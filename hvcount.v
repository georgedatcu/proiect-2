==> flow/design.v <==
`timescale 1ns / 1ps
module hvcount(
   input CLKt,
   input RST,
	output reg [10:0]HCOUNT
   );
	always@(posedge CLKt)
	begin
		if(RST)
			HCOUNT<=0;
		else begin
			if(HCOUNT == 1039)
				HCOUNT <= 0;
			else HCOUNT <= HCOUNT + 1;
			end
	end	 
endmodule
; Reports on hvcount
; The steps from the RTL of hvcount to its reports follow in flow order.
; Lines are those of the file above, counted from 1.
; A cell with - has no value.
[setup]
top_module = hvcount
clk_port = CLKt
library = sky130hd
corner = tt_025C_1v80

; After elaboration
; Yosys after proc, flatten, opt, wreduce and memory -nomap, before mapping. Enables and synchronous resets that opt folds into registers are not counted as muxes. Memory bits, and registers merged into a memory's read port (data or address), are not among the register bits. Print and check cells are not counted. Equal cells are merged and count once.
[op_classes]
n_addsub = 1
n_eq = 1
n_reduce_logical = 1
[ops]
columns = op, n
row1 = 11-bit by 1-bit adder with 11-bit output (second input constant), 1
row2 = 11-bit == test (second input constant), 1
row3 = 2-bit OR reduction, 1
[bits]
ff_bits = 11
in_bits = 2
wordCells = 4

; Longest topological paths
; Longest topological path by Yosys (ltp), each cell counted once; first at word level (registers and memories cut), then after technology mapping (sequential cells cut; the memories' decode and read muxes count).
[depth]
depth_word = 2
abc_area = 1
depth_mapped = 8
ltp_nobuf = 8

; Synthesis result
; The flow's flattened synthesis, as Yosys stat reports it; memories are mapped. The netlist is that of the ABC_AREA named above (0 if unset); the other value can give another one.
; Totals and module areas in this step are rounded.
[types]
columns = cell, n
row1 = sky130_fd_sc_hd__dfxtp_1, 11
row2 = sky130_fd_sc_hd__nand2_1, 22
row3 = sky130_fd_sc_hd__nor2_1, 19
row4 = sky130_fd_sc_hd__inv_1, 10
row5 = sky130_fd_sc_hd__xnor2_1, 3
row6 = sky130_fd_sc_hd__nand3_1, 5
row7 = sky130_fd_sc_hd__o21bai_4, 1
row8 = sky130_fd_sc_hd__ha_1, 1
row9 = sky130_fd_sc_hd__nor2_2, 2
row10 = sky130_fd_sc_hd__nand3_2, 1
row11 = sky130_fd_sc_hd__xor2_1, 1
row12 = sky130_fd_sc_hd__nand3b_1, 1
row13 = sky130_fd_sc_hd__nand4_1, 1
row14 = sky130_fd_sc_hd__o21ai_0, 1
[synth_totals]
mapped_cells = 79
area_mm2 = 0.0005443
seq_area_mm2 = 0.0002202
flip_flops = 11

; Timing after synthesis
; Source: OpenSTA report_checks on the synthesized netlist (no wires, ideal clock, input and output delay 20% of the period each), path of least setup slack; recovery checks are left aside. Register names are those of the netlist, which keeps one name where synthesis merged equal registers.
[synth_path]
kind = register to register
start = reg HCOUNT[0]
end = reg HCOUNT[5]
tclk_ns = 2.42
launch_ns = 0.000
arrival_time_ns = 1.134
required_time_ns = 2.298
path_slack_ns = 1.164
delay_ns = 1.256
path_stages = 5
synth_period_reached_ns = 1.256
; "delay_ns" is the arrival time less input delay plus setup time.
; "path_stages" counts driving pins, that of a launching flip-flop among them; a cell with two outputs on the path counts twice.
; "synth_period_reached_ns" is the clock period less the worst setup slack; recovery checks do not enter. This is arithmetic on one report: input and output delays are still those of the set period (20% each).
; The rows between start and end are the longest chain of elaborated cells between them; the timing report does not say that the signal goes this way. Where chains are equally long, one stands for them.
; Each line given opens the expression or statement behind the cell; cells for indexed reads and writes are added by Yosys, which also makes memories of some case tables.
; A register here has more assigning lines than the two given.
[synth_via]
path_cell_list = sky130_fd_sc_hd__dfxtp_1 sky130_fd_sc_hd__ha_1 sky130_fd_sc_hd__nand4_1 sky130_fd_sc_hd__o21bai_4 sky130_fd_sc_hd__nor2_1
elab_chain_len = 2
[synth_rtl]
columns = item, line_no
row1 = from (decl), 5  ; output reg [10:0]HCOUNT
row2 = from (assign), 10  ; HCOUNT<=0;
row3 = from (assign), 14  ; else HCOUNT <= HCOUNT + 1;
row4 = 11-bit == test, 12  ; if(HCOUNT == 1039)
row5 = 2-bit OR reduction, -
row6 = to (assign), 13  ; HCOUNT <= 0;
row7 = to (assign), 14
row8 = to (decl), 5

; Stored flow runs of hvcount (2 of them; Yosys, OpenROAD, sky130hd). They differ in their settings and are not a sequence. Constraints: input delay and output delay 20% of the set period each, output load 0.01 pF.

[entry A: settings]
period_ns = 2.37
CORE_UTILIZATION = 58
PLACE_DENSITY_LB_ADDON = 0.22
CORE_MARGIN = 7
ABC_AREA = 1
CTS_CLUSTER_SIZE = 67
CTS_CLUSTER_DIAMETER = 33
MAX_ROUTING_LAYER = met4
CAP_MARGIN = 20
SLEW_MARGIN = 20
[entry A: results]
outcome = incomplete, floorplanning halted on PDN-0185

[entry B: settings]
period_ns = 1.91
CORE_UTILIZATION = 69
CAP_MARGIN = 20
CORE_MARGIN = 2
SLEW_MARGIN = 20
[entry B: results]
outcome = incomplete, floorplanning halted on PDN-0185
